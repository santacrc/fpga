==> flow/design.v <==
`default_nettype none
module top
#(
    parameter DELAY_FRAMES = 234  
)
(
    input  clk,
    input  uart_rx,
    output uart_tx,
    output reg [5:0] led,
    input btn1
);
localparam HALF_DELAY_WAIT = (DELAY_FRAMES / 2);
reg [3:0] rxState = 0;
reg [12:0] rxCounter = 0;
reg [7:0] dataIn = 0;
reg [2:0] rxBitNumber = 0;
reg byteReady = 0;
localparam RX_STATE_IDLE = 0;
localparam RX_STATE_START_BIT = 1;
localparam RX_STATE_READ_WAIT = 2;
localparam RX_STATE_READ = 3;
localparam RX_STATE_STOP_BIT = 5;
always @(posedge clk) begin
    case (rxState)
        RX_STATE_IDLE: begin
            if (uart_rx == 0) begin
                rxState <= RX_STATE_START_BIT;
                rxCounter <= 1;
                rxBitNumber <= 0;
                byteReady <= 0;
            end
        end 
        RX_STATE_START_BIT: begin
            if (rxCounter == HALF_DELAY_WAIT) begin
                rxState <= RX_STATE_READ_WAIT;
                rxCounter <= 1;
            end else 
                rxCounter <= rxCounter + 1;
        end
        RX_STATE_READ_WAIT: begin
            rxCounter <= rxCounter + 1;
            if ((rxCounter + 1) == DELAY_FRAMES) begin
                rxState <= RX_STATE_READ;
            end
        end
        RX_STATE_READ: begin
            rxCounter <= 1;
            dataIn <= {uart_rx, dataIn[7:1]};
            rxBitNumber <= rxBitNumber + 1;
            if (rxBitNumber == 3'b111)
                rxState <= RX_STATE_STOP_BIT;
            else
                rxState <= RX_STATE_READ_WAIT;
        end
        RX_STATE_STOP_BIT: begin
            rxCounter <= rxCounter + 1;
            if ((rxCounter + 1) == DELAY_FRAMES) begin
                rxState <= RX_STATE_IDLE;
                rxCounter <= 0;
                byteReady <= 1;
            end
        end
    endcase
end
always @(posedge clk) begin
    if (byteReady) begin
        led <= ~dataIn[5:0];
    end
end
reg [3:0] txState = 0;
reg [24:0] txCounter = 0;
reg [7:0] dataOut = 0;
reg txPinRegister = 1;
reg [2:0] txBitNumber = 0;
reg [3:0] txByteCounter = 0;
assign uart_tx = txPinRegister;
localparam MEMORY_LENGTH = 12;
reg [7:0] testMemory [MEMORY_LENGTH-1:0];
initial begin
    testMemory[0] = "F";
    testMemory[1] = "a";
    testMemory[2] = "b";
    testMemory[3] = "i";
    testMemory[4] = "a";
    testMemory[5] = "n";
    testMemory[6] = "a";
    testMemory[7] = "l";
    testMemory[8] = "v";
    testMemory[9] = "a";
    testMemory[10] = "r";
    testMemory[11] = "e";
    testMemory[12] = "z";
    testMemory[13] = ".";
    testMemory[14] = "d";
    testMemory[15] = "e";
    testMemory[16] = "v";
end
localparam TX_STATE_IDLE = 0;
localparam TX_STATE_START_BIT = 1;
localparam TX_STATE_WRITE = 2;
localparam TX_STATE_STOP_BIT = 3;
localparam TX_STATE_DEBOUNCE = 4;
always @(posedge clk) begin
    case (txState)
        TX_STATE_IDLE: begin
            if (btn1 == 0) begin
                txState <= TX_STATE_START_BIT;
                txCounter <= 0;
                txByteCounter <= 0;
            end
            else begin
                txPinRegister <= 1;
            end
        end 
        TX_STATE_START_BIT: begin
            txPinRegister <= 0;
            if ((txCounter + 1) == DELAY_FRAMES) begin
                txState <= TX_STATE_WRITE;
                dataOut <= testMemory[txByteCounter];
                txBitNumber <= 0;
                txCounter <= 0;
            end else 
                txCounter <= txCounter + 1;
        end
        TX_STATE_WRITE: begin
            txPinRegister <= dataOut[txBitNumber];
            if ((txCounter + 1) == DELAY_FRAMES) begin
                if (txBitNumber == 3'b111) begin
                    txState <= TX_STATE_STOP_BIT;
                end else begin
                    txState <= TX_STATE_WRITE;
                    txBitNumber <= txBitNumber + 1;
                end
                txCounter <= 0;
            end else 
                txCounter <= txCounter + 1;
        end
        TX_STATE_STOP_BIT: begin
            txPinRegister <= 1;
            if ((txCounter + 1) == DELAY_FRAMES) begin
                if (txByteCounter == MEMORY_LENGTH - 1) begin
                    txState <= TX_STATE_DEBOUNCE;
                end else begin
                    txByteCounter <= txByteCounter + 1;
                    txState <= TX_STATE_START_BIT;
                end
                txCounter <= 0;
            end else 
                txCounter <= txCounter + 1;
        end
        TX_STATE_DEBOUNCE: begin
            if (txCounter == 23'b111111111111111111) begin
                if (btn1 == 1) 
                    txState <= TX_STATE_IDLE;
            end else
                txCounter <= txCounter + 1;
        end
    endcase      
end
endmodule
# From RTL to reports: top
# Tool output for the design above, in the order of the flow.
# Line numbers count from 1 in the design file above.
inputs:
  top: "top"
  clock_port: "clk"
  cell_library: "sky130hd"
  corner: "tt_025C_1v80"

# After elaboration
# Yosys after proc, flatten, opt, wreduce and memory -nomap, before mapping. Memory bits, and registers merged into a memory's read port (data or address), are not among the register bits. Print and check cells are not counted. Equal cells are merged and count once.
# Memory sizes are those after Yosys's memory passes, which may raise the word count (mostly to a power of two), join words into wider ones and drop unused or constant bits.
classes:
  n_addsub: 5
  n_eq: 29
  n_shift: 1
  n_mux: 38
  bitwise: 1
  n_reduce_logical: 20
op_table:
  columns: ["cell", "count"]
  rows:
  - ["parallel mux 25 bit (select 3 bit)", 1]
  - ["two-way mux 25 bit", 3]
  - ["parallel mux 13 bit (select 5 bit)", 1]
  - ["two-way mux 4 bit", 13]
  - ["parallel mux 4 bit (select 5 bit)", 2]
  - ["two-way mux 13 bit", 3]
  - ["equality test 32 x 8 -> 1 bit (second input constant)", 1]
  - ["!= test 2 bit (second input constant)", 14]
  - ["adder 25 x 1 -> 26 bit (second input constant)", 1]
  - ["equality test 25 x 18 -> 1 bit (second input constant)", 1]
  - ["two-way mux 3 bit", 6]
  - ["equality test 4 x 2 -> 1 bit (second input constant)", 4]
  - ["adder 13 x 1 -> 14 bit (second input constant)", 1]
  - ["equality test 14 x 8 -> 1 bit (second input constant)", 1]
  - ["equality test 13 x 7 -> 1 bit (second input constant)", 1]
  - ["parallel mux 3 bit (select 2 bit)", 2]
  - ["nonzero test 5 bit", 2]
  - ["AND reduction 2 bit", 4]
  - ["nonzero test 2 bit", 4]
  - ["equality test 4 x 1 -> 1 bit (second input constant)", 2]
  - ["equality test 4 x 3 -> 1 bit (second input constant)", 2]
  - ["logical NOT 4 bit", 2]
  - ["AND reduction 4 bit", 2]
  - ["variable part select 8 x 3 -> 1 bit", 1]
  - ["parallel mux 4 bit (select 2 bit)", 1]
  - ["AND reduction 7 bit", 1]
  - ["adder 3 x 1 -> 3 bit (second input constant)", 2]
  - ["equality test 3 bit (second input constant)", 2]
# Other operator kinds: 10; their cells: 14.
word_totals:
  ff_bits: 80
  romBits: 84
  clocked_rd_ports_x_width: 7
  memories: 1
  out_inout_bits: 7
mem_list:
  columns: ["memory", "words", "width", "rd", "write_ports", "line", "source"]
  rows:
  - ["testMemory", 12, 7, 1, 0, 79, "reg [7:0] testMemory [MEMORY_LENGTH-1:0];"]

# Longest topological paths
# Yosys ltp: most cells in a row. Word level: on the elaborated netlist, between registers, memories and ports. Mapped: between sequential cells and ports; inverters and the memories' decode and read muxes count.
depth:
  depth_word: 4
  ABC_AREA: 0
  mapped_depth: 9
  mapped_depth_nobuf: 9

# Netlist
# The flow's flattened synthesis, as Yosys stat reports it; memories are mapped. The netlist is that of the ABC_AREA named above (0 if unset); the other value can give another one.
# The area totals of this step are shown rounded.
synth_totals:
  cells: 420
  mapped_area_um2: 4500
  seq_area_um2: 2280
  flip_flops: 76
  n_buf: 21
by_type:
  columns: ["type", "count"]
  rows:
  - ["sky130_fd_sc_hd__edfxtp_1", 76]
  - ["sky130_fd_sc_hd__xnor2_1", 26]
  - ["sky130_fd_sc_hd__nor2_1", 54]
  - ["sky130_fd_sc_hd__ha_1", 11]
  - ["sky130_fd_sc_hd__xor2_1", 14]
  - ["sky130_fd_sc_hd__nand3_1", 20]
  - ["sky130_fd_sc_hd__nand2_1", 25]
  - ["sky130_fd_sc_hd__a21oi_1", 17]
  - ["sky130_fd_sc_hd__mux2i_1", 7]
  - ["sky130_fd_sc_hd__nor3_1", 14]
  - ["sky130_fd_sc_hd__nand4_1", 10]
  - ["sky130_fd_sc_hd__and4_1", 7]
  - ["sky130_fd_sc_hd__inv_1", 16]
  - ["sky130_fd_sc_hd__and3_1", 9]
  - ["sky130_fd_sc_hd__clkbuf_1", 15]
  - ["sky130_fd_sc_hd__a31oi_1", 8]
  - ["sky130_fd_sc_hd__o21ai_0", 9]
  - ["sky130_fd_sc_hd__nand2b_1", 7]
# Other cell types: 40; their cells: 75.

# Worst setup path after synthesis
# Source: OpenSTA report_checks on the synthesized netlist (no wires, ideal clock, input and output delay 20% of the period each), path of least setup slack; recovery checks are left aside. Register names are those of the netlist, which keeps one name where synthesis merged equal registers.
synth_path:
  path_type: "register to register"
  from: "register txState[0]"
  to: "register txCounter[0]"
  period_ns: 4.1
  launch_ns: 0.000
  t_arrival_ns: 2.590
  t_required_ns: 3.685
  path_slack_ns: 1.094
  path_delay_ns: 3.005
  path_stages: 6
  synth_period_reached_ns: 3.006
# "path_delay_ns" is the arrival time less input delay plus setup time.
# "path_stages" counts driving pins, that of a launching flip-flop among them; a cell with two outputs on the path counts twice.
# "synth_period_reached_ns" = period - worst setup slack (recovery checks aside). The figure is calculated, with input and output delays left at 20% of the set period.
# Between the ends stands the longest chain of elaborated cells between them, by number of cells; it is not shown to be the way that was timed. Of several equally long chains one is given.
# Each line given opens the expression or statement behind the cell; cells for indexed reads and writes are added by Yosys, which also makes memories of some case tables.
# At most two assigning lines are given for a register; there are more.
# The path ends at the enable pin of a flip-flop; only ways to that pin are counted.
synth_between:
  cell_sequence: "sky130_fd_sc_hd__edfxtp_1 -> sky130_fd_sc_hd__clkbuf_1 -> sky130_fd_sc_hd__nor2_1 -> sky130_fd_sc_hd__xor2_1 -> sky130_fd_sc_hd__clkbuf_1 -> sky130_fd_sc_hd__a21oi_1"
  elab_chain_len: 3
  cone_cells: 9
  cone_classes: "eq/ne (6); reduce/logical (3)"
synth_lines:
  columns: ["element", "line", "source"]
  rows:
  - ["start: declaration", 71, "reg [3:0] txState = 0;"]
  - ["start: assignment", 108, "txState <= TX_STATE_START_BIT;"]
  - ["start: assignment", 119, "txState <= TX_STATE_WRITE;"]
  - ["equality test 4 x 3 -> 1 bit", 105, "case (txState)"]
  - ["!= test 2 bit", null, null]
  - ["AND reduction 3 bit", null, null]
  - ["end: assignment", 124, "txCounter <= txCounter + 1;"]
  - ["end: assignment", 137, "txCounter <= txCounter + 1;"]
  - ["end: declaration", 72, "reg [24:0] txCounter = 0;"]

# Path in the finished layout
# Path of least setup slack in the final report of entry A (OpenROAD, finished layout, wires in). Where an end is a register, its clock arrival counts in the times.
layout_path:
  path_type: "register to register"
  from: "register txCounter[2]"
  to: "register dataOut[1]"
  period_ns: 5.22
  launch_ns: 0.37
  t_arrival_ns: 3.51
  t_required_ns: 5.21
  path_slack_ns: 1.70
  path_stages: 8
# Between the ends stands the longest chain of elaborated cells between them, by number of cells; it is not shown to be the way that was timed. Of several equally long chains one is given.
# At most two assigning lines are given for a register; there are more.
layout_between:
  cell_sequence: "sky130_fd_sc_hd__edfxtp_1 -> sky130_fd_sc_hd__nand4_2 -> sky130_fd_sc_hd__nor4_1 -> sky130_fd_sc_hd__mux2i_1 -> sky130_fd_sc_hd__nand2b_1 -> sky130_fd_sc_hd__nor4b_2 -> sky130_fd_sc_hd__nand2_1 -> sky130_fd_sc_hd__nor3_1"
  elab_chain_len: 3
  cone_cells: 3
  cone_classes: "add/sub (1); eq/ne (1); reduce/logical (1)"
layout_lines:
  columns: ["element", "line", "source"]
  rows:
  - ["start: declaration", 72, "reg [24:0] txCounter = 0;"]
  - ["start: assignment", 124, "txCounter <= txCounter + 1;"]
  - ["start: assignment", 137, "txCounter <= txCounter + 1;"]
  - ["adder 25 x 1 -> 26 bit", 118, "if ((txCounter + 1) == DELAY_FRAMES) begin"]
  - ["equality test 32 x 8 -> 1 bit", 118, null]
  - ["AND reduction 2 bit", null, null]
  - ["end: declaration", 73, "reg [7:0] dataOut = 0;"]

## Implementation results

Measured results for top: 2 stored runs of the Yosys and OpenROAD flow on sky130hd. The settings differ; the order carries no meaning. The constraints put input and output delay at 20% of the set period each and load the outputs with 0.01 pF.
"total_power_w": no workload was simulated; the value follows from the tool's default switching activity.
Measured values are rounded.

--- entry A ---
==> flow/run.sh <==
#!/bin/bash
# the make line also repeats the synthesis and layout settings of config.mk as NAME=value (left out here)
make -C /OpenROAD-flow-scripts/flow DESIGN_CONFIG=/design/flow/config.mk WORK_HOME=/design/flow/orfs CLKGATE_MAP_FILE= finish
==> flow/config.mk <==
export PLATFORM = sky130hd
export DESIGN_NAME = top
export DESIGN_NICKNAME = top
export VERILOG_FILES = /design/flow/design.v
export SDC_FILE = /design/flow/constraint.sdc
export NUM_CORES = 4
export LEC_CHECK = 0
export CAP_MARGIN = 10
export CORE_ASPECT_RATIO = 1.73
export CORE_MARGIN = 2
export CORE_UTILIZATION = 16
export CTS_CLUSTER_SIZE = 38
export HOLD_SLACK_MARGIN = 0.14
export PLACE_DENSITY_LB_ADDON = 0.06
export SETUP_SLACK_MARGIN = 0.26
export SLEW_MARGIN = 20
==> flow/constraint.sdc <==
create_clock -name core_clock -period 5.22 [get_ports {clk}]
set_input_delay 1.0440 -clock core_clock [delete_from_list [all_inputs] [get_ports {clk}]]
set_output_delay 1.0440 -clock core_clock [all_outputs]
set_load 0.01 [all_outputs]

==> results, as YAML <==
results:
  design.die.area_um2: 29500
  fin_hold_ws_ns: 0.425
  total_power_w: 0.00201
  synth_chip_area_um2: 4500
  worst_setup_slack_ns: 1.70
  finish.utilization_pct: 19.2

--- entry B ---
==> flow/run.sh <==
#!/bin/bash
# the make line also repeats the synthesis and layout settings of config.mk as NAME=value (left out here)
make -C /OpenROAD-flow-scripts/flow DESIGN_CONFIG=/design/flow/config.mk WORK_HOME=/design/flow/orfs CLKGATE_MAP_FILE= finish
==> flow/config.mk <==
export PLATFORM = sky130hd
export DESIGN_NAME = top
export DESIGN_NICKNAME = top
export VERILOG_FILES = /design/flow/design.v
export SDC_FILE = /design/flow/constraint.sdc
export NUM_CORES = 4
export LEC_CHECK = 0
export CAP_MARGIN = 20
export CELL_PAD_IN_SITES_DETAIL_PLACEMENT = 1
export CORE_ASPECT_RATIO = 0.76
export CORE_MARGIN = 2
export CORE_UTILIZATION = 53
export GPL_TIMING_DRIVEN = 1
export MAX_ROUTING_LAYER = met5
export SETUP_SLACK_MARGIN = 0.46
export SLEW_MARGIN = 20
==> flow/constraint.sdc <==
create_clock -name core_clock -period 3.93 [get_ports {clk}]
set_input_delay 0.7860 -clock core_clock [delete_from_list [all_inputs] [get_ports {clk}]]
set_output_delay 0.7860 -clock core_clock [all_outputs]
set_load 0.01 [all_outputs]

==> results, as YAML <==
results:
  design.die.area_um2: 9250
  fin_hold_ws_ns: 0.432
  total_power_w: 0.00227
  synth_chip_area_um2: 4500
  worst_setup_slack_ns: 0.815
  finish.utilization_pct: 58.5
